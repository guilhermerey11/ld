==> flow/design.v <==
module mdc_s(  
  input clk, ld,
  input [31:0] i_a, i_b,
  output [31:0] res,  
  output done);  
  wire [31:0] a, b, a_i_b, b_i_a;
  wire en;
  assign a_i_b = a - b;
  assign b_i_a = b - a;
  assign en = b <= a;
  reg32 ra(ld, clk, en, i_a, a_i_b, a);
  reg32 rb(ld, clk, !en, i_b, b_i_a, b);
  assign res  = a + b;
  assign done = !(a && b);
endmodule
module reg32(
  input ld, clk, en,
  input [31:0] data_l, data_i,
  output reg [31:0] data_o);
  always @(posedge clk)
    if (ld) data_o  = data_l;
    else if (en) data_o = data_i;
endmodule
### Tool chain data of mdc_s

The steps from the RTL of mdc_s to its reports follow in flow order.
Line numbers count from 1 in the design file above.
Cell names lack the library's common part.
A cell with -- has no value.

| design | value |
|---|---|
| top | mdc_s |
| clock port | clk |
| library | sky130hd |
| library corner | tt_025C_1v80 |

### After elaboration

Source: Yosys, flattened and elaborated, memories not mapped. Widths are those after wreduce. Registers that Yosys merges into a memory's read port (data or address) are not register bits. Print and check cells do not count. Equal cells are merged and count once.

| bit counts | value |
|---|---|
| register bits | 64 |
| input bits | 66 |
| output and inout bits | 33 |
| elaborated cells | 14 |

| operators by class | value |
|---|---|
| $add $sub $neg | 3 |
| order comparisons | 1 |
| equal/unequal tests | 1 |
| multiplexer cells | 4 |
| reduce/logical cells | 3 |

Operators by type and width:

| cell | number |
|---|---|
| 32-bit 2-to-1 mux | 4 |
| 32-bit subtractor | 2 |
| 32-bit adder | 1 |
| 32-bit less-or-equal comparator | 1 |
| 32-bit logical AND | 1 |
| 2-bit != test (second input constant) | 1 |
| 2-bit nonzero test | 1 |
| 1-bit logical NOT | 1 |

### Logic depth

Yosys ltp: most cells in a row. Word level: on the elaborated netlist, between registers, memories and ports. Mapped: between sequential cells and ports; inverters and the memories' decode and read muxes count.

| depth | value |
|---|---|
| depth in word-level cells | 3 |
| ABC_AREA | 0 |
| gate-level depth with buffers | 11 |
| gate-level depth less buffers | 11 |

### Synthesis result

Source: synth_stat.txt of the flow (Yosys; design flattened, memories mapped). It holds for the ABC_AREA given above (unset counts as 0); a run with the other value may have another netlist.
The area totals of this step are shown rounded.

| mapped netlist | value |
|---|---|
| mapped cells | 1009 |
| synthesis area | 7900 sq um |
| flip-flops | 64 |
| buffer cells | 47 |

Cells by type:

| type | number | area in all (sq um) |
|---|---|---|
| edfxtp_1 | 64 | 1.92E+03 |
| ha_1 | 94 | 1.18E+03 |
| xnor2_1 | 68 | 595.571 |
| a21oi_1 | 109 | 545.523 |
| o21ai_0 | 100 | 500.48 |
| inv_1 | 101 | 379.114 |
| nand2_1 | 98 | 367.853 |
| nor2_1 | 74 | 277.766 |
| xor2_1 | 19 | 166.41 |
| nor4_1 | 25 | 156.4 |
| a21o_1 | 16 | 120.115 |
| o21bai_1 | 15 | 112.608 |
| clkbuf_1 | 26 | 97.594 |
| nand4_1 | 15 | 93.84 |
| a211oi_1 | 10 | 75.072 |
| nand2b_1 | 11 | 68.816 |
| buf_2 | 13 | 65.062 |
| nor3_1 | 13 | 65.062 |

Other cell types: 48; their cells: 138.
By module: a second synthesis without flattening, with its own total; a netlist apart from the flattened one above.

| unflattened totals | value |
|---|---|
| cell total of the unflattened synthesis | 944 |
| area (unflattened synthesis) | 8300 sq um |

Rows give one instance, submodules left out.

Modules:

| module | instances | cells | area (sq um) |
|---|---|---|---|
| mdc_s | 1 | 806 | 5300 |
| reg32 | 2 | 69 | 1500 |

### Worst setup path after synthesis

OpenSTA on the mapped netlist: ideal clock, no wires. The path of least setup slack (recovery checks aside). Input and output delay are each 20% of the period. Register names are those of the netlist, which keeps one name where synthesis merged equal registers.

| timing path post-synthesis | value |
|---|---|
| kind | register -> register |
| start | register ra.data_o[15] |
| end | register ra.data_o[0] |
| period | 4.75 ns |
| library setup time | 0.431 ns |
| time at the first pin | 0.000 ns |
| data arrival time | 3.513 ns |
| setup slack | 0.807 ns |
| path delay | 3.944 ns |
| stages on the path | 11 |
| buffers on the path | 1 |
| synthesis period reached | 3.943 ns |

"path delay" = arrival - input delay + setup time.
"stages on the path" counts driving pins, that of a launching flip-flop among them; a cell with two outputs on the path counts twice.
"synthesis period reached" = period - worst setup slack (recovery checks aside). The figure is calculated, with input and output delays left at 20% of the set period.
The rows between start and end are the longest chain of elaborated cells between them; the timing report does not say that the signal goes this way. Where chains are equally long, one stands for them.
Each line given opens the expression or statement behind the cell; cells for indexed reads and writes are added by Yosys, which also makes memories of some case tables.
Only ways into the end's enable, where the timed path ends, are counted here.

| between the ends, post-synthesis | value |
|---|---|
| cell sequence | edfxtp_1 inv_1 ha_1 buf_2 a21oi_1 o21ai_0 a221oi_1 o211ai_1 a21oi_1 nor3_1 o211ai_1 |
| cells in the longest elaborated chain | 2 |

Ends and longest elaborated chain, post-synthesis:

| what | line | source |
|---|---|---|
| start, declared | 19 | `output reg [31:0] data_o);` |
| start, assigned | 21 | `if (ld) data_o  = data_l;` |
| start, assigned | 22 | `else if (en) data_o = data_i;` |
| 32-bit less-or-equal comparator | 10 | `assign en = b <= a;` |
| 2-bit nonzero test | -- |  |
| end, assigned | 21 |  |
| end, assigned | 22 |  |
| end, declared | 19 |  |

### Path in the finished layout

Path of least setup slack in the final report of entry A (OpenROAD, finished layout, wires in). Where an end is a register, its clock arrival counts in the times.

| timing path post-layout | value |
|---|---|
| kind | register -> output |
| start | register ra.data_o[19] |
| end | output res[29] |
| period | 6.87 ns |
| output delay | 1.37 ns |
| time at the first pin | 0.35 ns |
| data arrival time | 3.73 ns |
| setup slack | 1.76 ns |
| stages on the path | 11 |
| buffers on the path | 1 |

The rows between start and end are the longest chain of elaborated cells between them; the timing report does not say that the signal goes this way. Where chains are equally long, one stands for them.

| between the ends, post-layout | value |
|---|---|
| cell sequence | edfxtp_1 inv_1 ha_1 or4_4 nor3_2 nand3_1 o211ai_4 a31oi_2 o31ai_2 xnor2_1 clkdlybuf4s50_1 |
| cells in the longest elaborated chain | 1 |

Ends and longest elaborated chain, post-layout:

| what | line | source |
|---|---|---|
| start, declared | 19 | `output reg [31:0] data_o);` |
| start, assigned | 21 | `if (ld) data_o  = data_l;` |
| start, assigned | 22 | `else if (en) data_o = data_i;` |
| 32-bit adder | 13 | `assign res  = a + b;` |
| end, declared | 4 | `output [31:0] res,` |

Add stored flow runs of mdc_s

Flow measurements of mdc_s on sky130hd: 2 stored runs with different settings, listed in no order. Input and output delays are each 20% of the period that was set; the output load is 0.01 pF.
"period achieved" = clock period - worst setup slack. The figure is calculated, with input and output delays left at 20% of the set period.
"worst setup path time" means the part of the period allowed to the worst setup path (the constraints hold back 20% at inputs and 20% at outputs) less its slack; where the path has registers, the arrival times of their clocks count too.
Values from the reports are rounded here.

#### Entry A

| setting | value |
|---|---|
| period_ns | `6.87` |
| CAP_MARGIN | `20` |
| CORE_MARGIN | `2` |
| CORE_UTILIZATION | `40` |
| SLEW_MARGIN | `20` |

| result | value |
|---|---|
| worst setup slack after layout | 1.8 ns |
| netlist area reported by Yosys | 7900 sq um |
| worst setup path time | 3.73 ns |
| worst setup path type | register -> output |
| overall die area | 21000 sq um |
| standard-cell area after layout | 9400 sq um |
| period achieved | 5.106 ns |
| utilization | 48 % |

#### Entry B

| setting | value |
|---|---|
| period_ns | `5.78` |
| CORE_UTILIZATION | `15` |
| PLACE_DENSITY | `0.46` |
| HOLD_SLACK_MARGIN | `0.25` |
| CORE_ASPECT_RATIO | `0.95` |
| CELL_PAD_IN_SITES_GLOBAL_PLACEMENT | `3` |
| CELL_PAD_IN_SITES_DETAIL_PLACEMENT | `2` |
| GPL_TIMING_DRIVEN | `1` |
| SLEW_MARGIN | `0` |
| MAX_ROUTING_LAYER | `met4` |
| CAP_MARGIN | `20` |
| CORE_MARGIN | `2` |

| result | value |
|---|---|
| worst setup slack after layout | 0.41 ns |
| netlist area reported by Yosys | 7900 sq um |
| worst setup path time | 4.21 ns |
| worst setup path type | register -> output |
| overall die area | 55000 sq um |
| standard-cell area after layout | 10000 sq um |
| period achieved | 5.365 ns |
| utilization | 19 % |
