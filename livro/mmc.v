==> flow/design.v <==
module mmc_b(  
  input clk, ld,
  input [31:0] i_a, i_b,
  output [31:0] res,  
  output done);  
  reg [31:0] a, b;
  always @(posedge clk)
    if (ld) begin  
      a <= i_a;    
      b <= i_b;    
    end
    else  
      if (b < a)
        b <= b + i_b;
      else
        if (a < b)
          a <= a + i_a;
  assign res = a;
  assign done = (a == b);
endmodule
== Tool chain data of mmc_b ==
Tool output for the design above, in the order of the flow.
Lines are those of the file above, counted from 1.
Operators: Yosys type, input widths -> output width; for muxes data width and select width s.
Library cell names are shortened.
The mark - stands for no value.
Inputs
  top: mmc_b
  clock: clk
  cell library: sky130hd
  timing corner: tt_025C_1v80

== Word level ==
Source: Yosys, flattened and elaborated, memories not mapped. Widths are those after wreduce. Registers that Yosys merges into a memory's read port (data or address) are not register bits. Print and check cells do not count. Equal cells are merged and count once.
Word-level totals
  bits in registers: 64
  input port bits: 66
  word-level cells: 16
Cells by class
  add/subtract/negate cells: 2
  $lt $le $gt $ge: 2
  equality and inequality tests: 2
  multiplexer cells: 5
  reduce/logical cells: 3
Operator list (number)
  $mux 32: 5
  $add 32x32->32: 2
  $lt 32x32->1: 2
  $eq 32x32->1: 1
  $reduce_bool 2->1: 2
  $ne 2x2->1 const B: 1
  $reduce_and 2->1: 1

== Depth ==
Depth = most cells in a row (Yosys ltp): at word level without a register or memory, in the mapped netlist without a sequential cell, where the memories' decode and read muxes count.
Depth
  word-level depth: 4
  ABC_AREA: 0
  gate-level depth with buffers: 12
  depth with buffers taken out: 12

== Synthesis result ==
Source: synth_stat.txt of the flow (Yosys; design flattened, memories mapped). It holds for the ABC_AREA given above (unset counts as 0); a run with the other value may have another netlist.
The area totals of this step are shown rounded.
Mapped netlist
  cell count: 758
  chip area (Yosys): 6620 um2
  area of sequential cells: 1920 um2
  mapped flip-flops: 64
  buffer cells: 25
Cells by type (number)
  edfxtp_1: 64
  ha_1: 94
  nand2_1: 102
  a21o_1: 50
  o21ai_0: 71
  a21oi_1: 65
  xnor2_1: 32
  inv_1: 51
  xor2_1: 20
  nand4_1: 16
  nor2_1: 22
  clkbuf_1: 20
  nand3_1: 14
  a211oi_1: 9
  and3_1: 9
  nand2b_1: 9
  mux2_2: 4
  o211ai_1: 6
Not listed: further types 45, cells in them 100.

== Worst setup path after synthesis ==
Path of least setup slack by OpenSTA after synthesis, without wires, with an ideal clock, recovery checks aside; 20% of the period is set as input and as output delay. Where synthesis merged equal registers, the netlist keeps one of their names.
Timing path post-synthesis
  path kind: input to register
  start: input port i_b[0]
  end: register b[30]
  clock period: 3.39 ns
  setup time: 0.261 ns
  time at the first pin: 0.678 ns
  data arrival time: 2.823 ns
  required time: 3.129 ns
  path slack: 0.305 ns
  delay of the path: 2.406 ns
  driving pins on the path: 12
  buffers on the path: 0
  synthesis period reached: 3.085 ns
"delay of the path" = arrival - input delay + setup time.
"driving pins on the path": output pins that drive a net of the path, with the launching flip-flop's if there is one; two outputs of one cell count as two.
"synthesis period reached" = period - worst setup slack (recovery checks aside). The figure is calculated, with input and output delays left at 20% of the set period.
Between the ends stands the longest chain of elaborated cells between them, by number of cells; it is not shown to be the way that was timed. Of several equally long chains one is given.
A line is the first line of the expression or statement that the cell stems from. Yosys adds cells for indexed reads and writes and turns some case tables into memories.
Between the ends, post-synthesis
  cell sequence: ha_1 -> inv_1 -> fa_1 -> nor2b_4 -> o211ai_2 -> a21oi_2 -> a211oi_4 -> o31ai_2 -> a221oi_2 -> o41ai_2 -> a2111oi_0 -> nand3b_1
  length of the longest elaborated chain: 3
Ends and longest elaborated chain, post-synthesis
  start, declared: line 3  | input [31:0] i_a, i_b,
  $add 32x32->32: line 14  | b <= b + i_b;
  $mux 32: line 13  | if (b < a)
  $mux 32: line 8  | if (ld) begin
  end, assigned: line 10  | b <= i_b;
  end, assigned: line 14
  end, declared: line 6  | reg [31:0] a, b;

== Path in the finished layout ==
Path of least setup slack in the final report of stored run 2 (OpenROAD, finished layout, wires in). Where an end is a register, its clock arrival counts in the times.
Timing path after layout
  path kind: register to register
  start: register a[1]
  end: register a[26]
  clock period: 2.47 ns
  setup time: 0.28 ns
  time at the first pin: 0.34 ns
  data arrival time: 2.82 ns
  required time: 2.53 ns
  path slack: -0.29 ns
  driving pins on the path: 14
  buffers on the path: 3
Between the ends stands the longest chain of elaborated cells between them, by number of cells; it is not shown to be the way that was timed. Of several equally long chains one is given.
Only ways into the end's enable, where the timed path ends, are counted here.
Between the ends, after layout
  cell sequence: edfxtp_1 -> ha_1 -> nor2b_1 -> o21ai_1 -> nand2b_1 -> a21oi_2 -> o21ai_2 -> nand2_1 -> o211ai_1 -> a221o_1 -> nand2_4 -> buf_12 -> buf_12 -> buf_12
  length of the longest elaborated chain: 3
Ends and longest elaborated chain, after layout
  start, declared: line 6  | reg [31:0] a, b;
  start, assigned: line 9  | a <= i_a;
  start, assigned: line 17  | a <= a + i_a;
  $lt 32x32->1: line 16  | if (a < b)
  $reduce_bool 2->1
  $reduce_and 2->1
  end, assigned: line 9
  end, assigned: line 17
  end, declared: line 6

Hand-over note for mmc_b

Below are 2 stored runs of the flow (Yosys, OpenROAD; platform sky130hd) on mmc_b, each with its settings and what was measured, unordered. Constraints: input delay and output delay 20% of the set period each, output load 0.01 pF.
"clock period reached": clock period set for the run, less the worst setup slack. It is reckoned from that one timing run; input and output delays stay at 20% of the period that was set.
By "time of the worst setup path" is meant the share of the clock period that the worst setup path is allowed (20% is reserved at inputs, 20% at outputs), minus its slack. Clock arrival times at its registers enter into it.
"power consumption" is the tool's figure for a default switching activity; nothing was simulated.
The results are shown rounded.

==> stored run 1: settings <==
{ "period_ns": 2.94, "CORE_UTILIZATION": 68, "SETUP_SLACK_MARGIN": 0.13, "PLACE_DENSITY_LB_ADDON": 0.24, "CORE_ASPECT_RATIO": 0.97, "TNS_END_PERCENT": 15, "ABC_AREA": 0, "GPL_TIMING_DRIVEN": 0, "GPL_ROUTABILITY_DRIVEN": 0, "SLEW_MARGIN": 25, "MAX_ROUTING_LAYER": "met5", "CAP_MARGIN": 20, "CORE_MARGIN": 2 }
==> stored run 1: results <==
did not finish, routing stopped with GRT-0232

==> stored run 2: settings <==
{ "period_ns": 2.47, "CAP_MARGIN": 20, "CORE_MARGIN": 2, "CORE_UTILIZATION": 40, "SLEW_MARGIN": 20 }
==> stored run 2: results <==
netlist area reported by Yosys: 6620 um2
die footprint: 17600 um2
standard-cell area after layout: 11000 um2
utilization of the finished layout: 67.0 %
worst slack on setup checks: -0.285 ns
total negative setup slack: -18.7 ns
worst-case hold slack: 0.531 ns
power consumption: 16200 µW
clock period reached: 2.755 ns
time of the worst setup path: 2.76 ns
class of the worst setup path: register to register

End of note.
